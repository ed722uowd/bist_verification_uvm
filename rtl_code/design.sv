==> flow/design.v <==
module BIST(
  input clk,
  input [7:0] load_seed,
  input [7:0] load_val,
  input load_en,
  output [7:0] signature,
  output [7:0] M_out
);
  reg [7:0] LFSR_out;
  reg [2:0] F;
  reg [0:7] M;
  assign M_out = M;
  always @(F) begin
    M[0] = F[0];
    M[1] = F[1];
    M[2] = F[2];
    M[3] = 0;
    M[4] = 0;
    M[5] = 0;
    M[6] = 0;
    M[7] = 0;
  end
  LFSR_PRPG LFSR0 (.clk(clk), .load_seed(load_seed), .load_en(load_en), .pattern(LFSR_out));
  comparator comparator0 (.A(LFSR_out[7:4]), .B(LFSR_out[3:0]), .D(F));
  MISR_compactor MISR0 (.M(M), .load_val(load_val), .clk(clk), .load_en(load_en), .signature(signature));
endmodule
module LFSR_PRPG (
  input clk,
  input [7:0] load_seed,
  input load_en,
  output  [7:0] pattern
);
  wire D0, feedback, Q0;
  selector S0 (.A(feedback), .B(load_seed[0]), .select(load_en), .op(D0));
  dff dff_0(.D(D0), .clk(clk), .Q(Q0));
  wire x1, Q1, D1;
  xor(x1, feedback, Q0);
  selector S1 (.A(x1), .B(load_seed[1]), .select(load_en), .op(D1));
  dff dff_1(.D(D1), .clk(clk), .Q(Q1));
  wire Q2, D2;
  selector S2 (.A(Q1), .B(load_seed[2]), .select(load_en), .op(D2));
  dff dff_2(.D(D2), .clk(clk), .Q(Q2));
  wire Q3, D3;
  selector S3 (.A(Q2), .B(load_seed[3]), .select(load_en), .op(D3));
  dff dff_3(.D(D3), .clk(clk), .Q(Q3));
  wire Q4, D4;
  selector S4 (.A(Q3), .B(load_seed[4]), .select(load_en), .op(D4));
  dff dff_4(.D(D4), .clk(clk), .Q(Q4));
  wire x5, Q5, D5;
  xor(x5, feedback, Q4);
  selector S5 (.A(x5), .B(load_seed[5]), .select(load_en), .op(D5));
  dff dff_5(.D(D5), .clk(clk), .Q(Q5));
  wire x6, D6, Q6;
  xor(x6, feedback, Q5);
  selector S6 (.A(x6), .B(load_seed[6]), .select(load_en), .op(D6));
  dff dff_6(.D(D6), .clk(clk), .Q(Q6));
  wire D7, Q7;
  selector S7 (.A(Q6), .B(load_seed[7]), .select(load_en), .op(D7));
  dff dff_7(.D(D7), .clk(clk), .Q(Q7));
  assign feedback = Q7;
  assign pattern = { Q7, Q6, Q5, Q4, Q3, Q2, Q1, Q0};
endmodule
module dff(
  input D,
  input clk,
  output reg Q
);
  always @(posedge clk) begin
    Q <= D;
  end
endmodule
module selector(
  input A,
  input B,
  input select,
  output reg op
);
  always @(*) begin
    op = (select == 0) ? A : B;
  end
endmodule
module comparator(
  input [3:0] A,
  input [3:0] B,
  output reg [2:0] D
);
  always @(*) begin
    if (A > B) begin
      D = 3'b010;
    end
    else if (A < B) begin
      D = 3'b100;
    end
    else begin
      D = 3'b001;
    end
  end
endmodule
module MISR_compactor(
  input [0:7] M,
  input [7:0] load_val,
  input clk,
  input load_en,
  output [7:0] signature
);
  wire feedback, Q7;
  assign feedback = Q7;
  wire x0, D0, Q0;
  xor (x0, M[0], feedback);
  selector s0 (.A(x0), .B(load_val[0]), .select(load_en), .op(D0));
  dff d0 (.D(D0), .clk(clk), .Q(Q0));
  wire x1, D1, Q1;
  xor (x1, M[1], feedback, Q0);
  selector s1 (.A(x1), .B(load_val[1]), .select(load_en), .op(D1));
  dff d1 (.D(D1), .clk(clk), .Q(Q1));
  wire x2, D2, Q2;
  xor (x2, M[2], Q1);
  selector s2 (.A(x2), .B(load_val[2]), .select(load_en), .op(D2));
  dff d2 (.D(D2), .clk(clk), .Q(Q2));
  wire x3, D3, Q3;
  xor (x3, M[3], Q2);
  selector s3 (.A(x3), .B(load_val[3]), .select(load_en), .op(D3));
  dff d3 (.D(D3), .clk(clk), .Q(Q3));
  wire x4, D4, Q4;
  xor (x4, M[4], Q3);
  selector s4 (.A(x4), .B(load_val[4]), .select(load_en), .op(D4));
  dff d4 (.D(D4), .clk(clk), .Q(Q4));
  wire x5, D5, Q5;
  xor (x5, M[5], feedback, Q4);
  selector s5 (.A(x5), .B(load_val[5]), .select(load_en), .op(D5));
  dff d5 (.D(D5), .clk(clk), .Q(Q5));
  wire x6, D6, Q6;
  xor (x6, M[6], feedback, Q5);
  selector s6 (.A(x6), .B(load_val[6]), .select(load_en), .op(D6));
  dff d6 (.D(D6), .clk(clk), .Q(Q6));
  wire x7, D7;
  xor (x7, M[7], Q6);
  selector s7 (.A(x7), .B(load_val[7]), .select(load_en), .op(D7));
  dff d7 (.D(D7), .clk(clk), .Q(Q7));
  assign signature = { Q0, Q1, Q2, Q3, Q4, Q5, Q6, Q7};
endmodule
Tool chain data of BIST
What the tools print for BIST, step after step.
Lines are those of the file above, counted from 1.
Operators carry their Yosys type and port widths (W data, S select, Z words).
Cell names lack the library's common part.
{"block": "design", "top_module": "BIST", "clock_port": "clk", "lib": "sky130hd", "pvt_corner": "tt_025C_1v80"}

After elaboration
Counts by Yosys on the flattened word-level netlist (proc, flatten, opt, wreduce; memories kept). Register bits leave out memories and registers merged into their read ports (data or address); mux counts leave out enables and synchronous resets folded into registers. Print and check cells are left out. Cells with the same type and inputs are merged into one.
{"block": "op_classes", "n_mux": 18, "compare": 2, "bitwise": 9}
{"block": "op_table", "cell": "$mux W1", "n": 16}
{"block": "op_table", "cell": "$xor A1 B1 Y1", "n": 9}
{"block": "op_table", "cell": "$mux W3", "n": 2}
{"block": "op_table", "cell": "$gt A4 B4 Y1", "n": 1}
{"block": "op_table", "cell": "$lt A4 B4 Y1", "n": 1}
{"block": "bits", "inputBits": 18, "wordCells": 45, "ff_bits": 16, "out_inout_bits": 16}

Longest topological paths
Longest topological path by Yosys (ltp), each cell counted once; first at word level (registers and memories cut), then after technology mapping (sequential cells cut; the memories' decode and read muxes count).
{"block": "depth", "ltp_word": 6, "ABC_AREA": 0, "mapped_depth": 6}

Synthesis result
Yosys stat after the flow's synthesis: flattened, memories mapped to cells. It holds for the ABC_AREA given above (unset counts as 0); a run with the other value may have another netlist.
Totals and module areas in this step are rounded.
{"block": "synth_totals", "buffers": 16, "stdcells": 89, "flip_flops": 16, "synth_area_um2": 828, "seq_area_um2": 320}
{"block": "types", "type": "dfxtp_1", "n": 16, "type_area_um2": 320.307}
{"block": "types", "type": "buf_4", "n": 13, "type_area_um2": 97.594}
{"block": "types", "type": "xnor2_1", "n": 6, "type_area_um2": 52.55}
{"block": "types", "type": "ha_1", "n": 4, "type_area_um2": 50.048}
{"block": "types", "type": "mux2_2", "n": 4, "type_area_um2": 45.043}
{"block": "types", "type": "o21ai_0", "n": 8, "type_area_um2": 40.038}
{"block": "types", "type": "nand2_1", "n": 10, "type_area_um2": 37.536}
{"block": "types", "type": "inv_1", "n": 7, "type_area_um2": 26.275}
{"block": "types", "type": "a21o_1", "n": 2, "type_area_um2": 15.014}
{"block": "types", "type": "nor2b_4", "n": 1, "type_area_um2": 13.763}
{"block": "types", "type": "o211ai_2", "n": 1, "type_area_um2": 12.512}
{"block": "types", "type": "o31ai_2", "n": 1, "type_area_um2": 12.512}
{"block": "types", "type": "mux2_1", "n": 1, "type_area_um2": 11.261}
{"block": "types", "type": "a2111oi_1", "n": 1, "type_area_um2": 10.01}
{"block": "types", "type": "a21oi_1", "n": 2, "type_area_um2": 10.01}
{"block": "types", "type": "a221o_1", "n": 1, "type_area_um2": 10.01}
{"block": "types", "type": "and4_2", "n": 1, "type_area_um2": 10.01}
{"block": "types", "type": "buf_2", "n": 2, "type_area_um2": 10.01}
Not listed: further types 7, cells in them 8.
By module: a second synthesis without flattening, with its own total; a netlist apart from the flattened one above.
{"block": "hier_totals", "hier_cells": 83, "hier_area_um2": 982}
Each row is one instance without its submodules.
{"block": "by_module", "module": "dff", "cells": 1, "instances": 16, "area_um2": 20.0, "mod_seq_area_um2": 20.0}
{"block": "by_module", "module": "selector", "cells": 1, "instances": 16, "area_um2": 15.0, "mod_seq_area_um2": 0.0}
{"block": "by_module", "module": "MISR_compactor", "cells": 16, "instances": 1, "area_um2": 175, "mod_seq_area_um2": 0.0}
{"block": "by_module", "module": "comparator", "cells": 18, "instances": 1, "area_um2": 119, "mod_seq_area_um2": 0.0}
{"block": "by_module", "module": "LFSR_PRPG", "cells": 11, "instances": 1, "area_um2": 86.3, "mod_seq_area_um2": 0.0}
{"block": "by_module", "module": "BIST", "cells": 6, "instances": 1, "area_um2": 41.3, "mod_seq_area_um2": 0.0}

Worst setup path after synthesis
OpenSTA on the mapped netlist: ideal clock, no wires. The path of least setup slack (recovery checks aside). Input and output delay are each 20% of the period. Register names are those of the netlist, which keeps one name where synthesis merged equal registers.
{"block": "synth_path", "kind": "register to output", "start": "register LFSR0.dff_7.Q", "end": "output M_out[7]", "path_stages": 5, "clock_period_ns": 2.14, "path_delay_ns": 1.245, "t_required_ns": 1.712, "output_delay_ns": 0.428, "n_path_buf": 0, "setup_slack_ns": 0.467, "launch_ns": 0.000, "arrival_ns": 1.245, "synth_period_reached_ns": 1.673}
"path_delay_ns" is the arrival time less input delay plus setup time.
At an output port there is no setup time.
"path_stages" counts driving pins, that of a launching flip-flop among them; a cell with two outputs on the path counts twice.
"synth_period_reached_ns" is the clock period less the worst setup slack; recovery checks do not enter. This is arithmetic on one report: input and output delays are still those of the set period (20% each).
The rows between start and end are the longest chain of elaborated cells between them; the timing report does not say that the signal goes this way. Where chains are equally long, one stands for them.
Each line given opens the expression or statement behind the cell; cells for indexed reads and writes are added by Yosys, which also makes memories of some case tables.
{"block": "synth_via", "path_cell_list": "dfxtp_1 -> ha_1 -> a21o_1 -> o31ai_2 -> inv_1", "elab_chain_len": 3}
{"block": "synth_lines", "element": "start, declared", "line": 66, "source": "output reg Q"}
{"block": "synth_lines", "element": "start, assigned", "line": 69, "source": "Q <= D;"}
{"block": "synth_lines", "element": "$lt A4 B4 Y1", "line": 91, "source": "else if (A < B) begin"}
{"block": "synth_lines", "element": "$mux W3", "line": 91}
{"block": "synth_lines", "element": "$mux W3", "line": 88, "source": "if (A > B) begin"}
{"block": "synth_lines", "element": "end, declared", "line": 7, "source": "output [7:0] M_out"}

Worst path after layout
Path of least setup slack in the final report of stored run 1 (OpenROAD, finished layout, wires in). Where an end is a register, its clock arrival counts in the times.
{"block": "layout_path", "kind": "register to output", "start": "register LFSR0.dff_1.Q", "end": "output M_out[7]", "output_delay_ns": 0.35, "setup_slack_ns": -0.09, "path_stages": 8, "launch_ns": 0.24, "clock_period_ns": 1.76, "n_path_buf": 2, "t_required_ns": 1.41, "arrival_ns": 1.49}
The rows between start and end are the longest chain of elaborated cells between them; the timing report does not say that the signal goes this way. Where chains are equally long, one stands for them.
{"block": "layout_via", "path_cell_list": "dfxtp_2 -> inv_2 -> ha_4 -> nor2b_4 -> buf_4 -> o31ai_4 -> inv_1 -> buf_6", "elab_chain_len": 3}
{"block": "layout_lines", "element": "start, declared", "line": 66, "source": "output reg Q"}
{"block": "layout_lines", "element": "start, assigned", "line": 69, "source": "Q <= D;"}
{"block": "layout_lines", "element": "$lt A4 B4 Y1", "line": 91, "source": "else if (A < B) begin"}
{"block": "layout_lines", "element": "$mux W3", "line": 91}
{"block": "layout_lines", "element": "$mux W3", "line": 88, "source": "if (A > B) begin"}
{"block": "layout_lines", "element": "end, declared", "line": 7, "source": "output [7:0] M_out"}

Lab notebook: BIST

Record of 2 stored runs of the RTL-to-layout flow on BIST, platform sky130hd. The runs are unordered. Constraints: input delay and output delay 20% of the set period each, output load 0.01 pF.
By "achievedPeriod_ns" is meant the clock period of the run minus its worst setup slack. This is arithmetic on one report: input and output delays are still those of the set period (20% each).
"worstPathTime_ns" means the part of the period allowed to the worst setup path (the constraints hold back 20% at inputs and 20% at outputs) less its slack; where the path has registers, the arrival times of their clocks count too.
By "power_mw" is meant OpenSTA's value without simulated activity: inputs other than the clock are taken to toggle once in ten clock periods, and the tool carries that through the logic.
Values from the reports are rounded here.

{"run": "stored run 1", "settings": { "period_ns": 1.76, "CORE_UTILIZATION": 15, "SETUP_SLACK_MARGIN": 0.46, "PLACE_DENSITY_LB_ADDON": 0.27, "CORE_MARGIN": 7, "CELL_PAD_IN_SITES_DETAIL_PLACEMENT": 1, "TNS_END_PERCENT": 5, "ABC_AREA": 0, "MIN_ROUTING_LAYER": "met2", "MAX_ROUTING_LAYER": "met5", "CAP_MARGIN": 20, "SLEW_MARGIN": 20 }, "results": { "worst_setup_slack_ns": -0.087, "setupTns_ns": -0.199, "hold_worst_slack_ns": 0.485, "fin_util_pct": 26.2, "worstPathTime_ns": 1.49, "worst_path_kind": "register to output", "final_die_area_um2": 7800, "power_mw": 1.33, "synthArea_um2": 828, "achievedPeriod_ns": 1.847, "finish.stdcell_area_um2": 1370 }}
{"run": "stored run 2", "settings": { "period_ns": 1.83, "CORE_UTILIZATION": 27, "CAP_MARGIN": 20, "CORE_MARGIN": 2, "SLEW_MARGIN": 20 }, "results": { "worstPathTime_ns": 1.52, "worst_path_kind": "register to output", "power_mw": 1.10, "setupTns_ns": -0.126, "hold_worst_slack_ns": 0.479, "final_die_area_um2": 3530, "synthArea_um2": 828, "fin_util_pct": 41.6, "worst_setup_slack_ns": -0.055, "finish.stdcell_area_um2": 1240, "achievedPeriod_ns": 1.885 }}
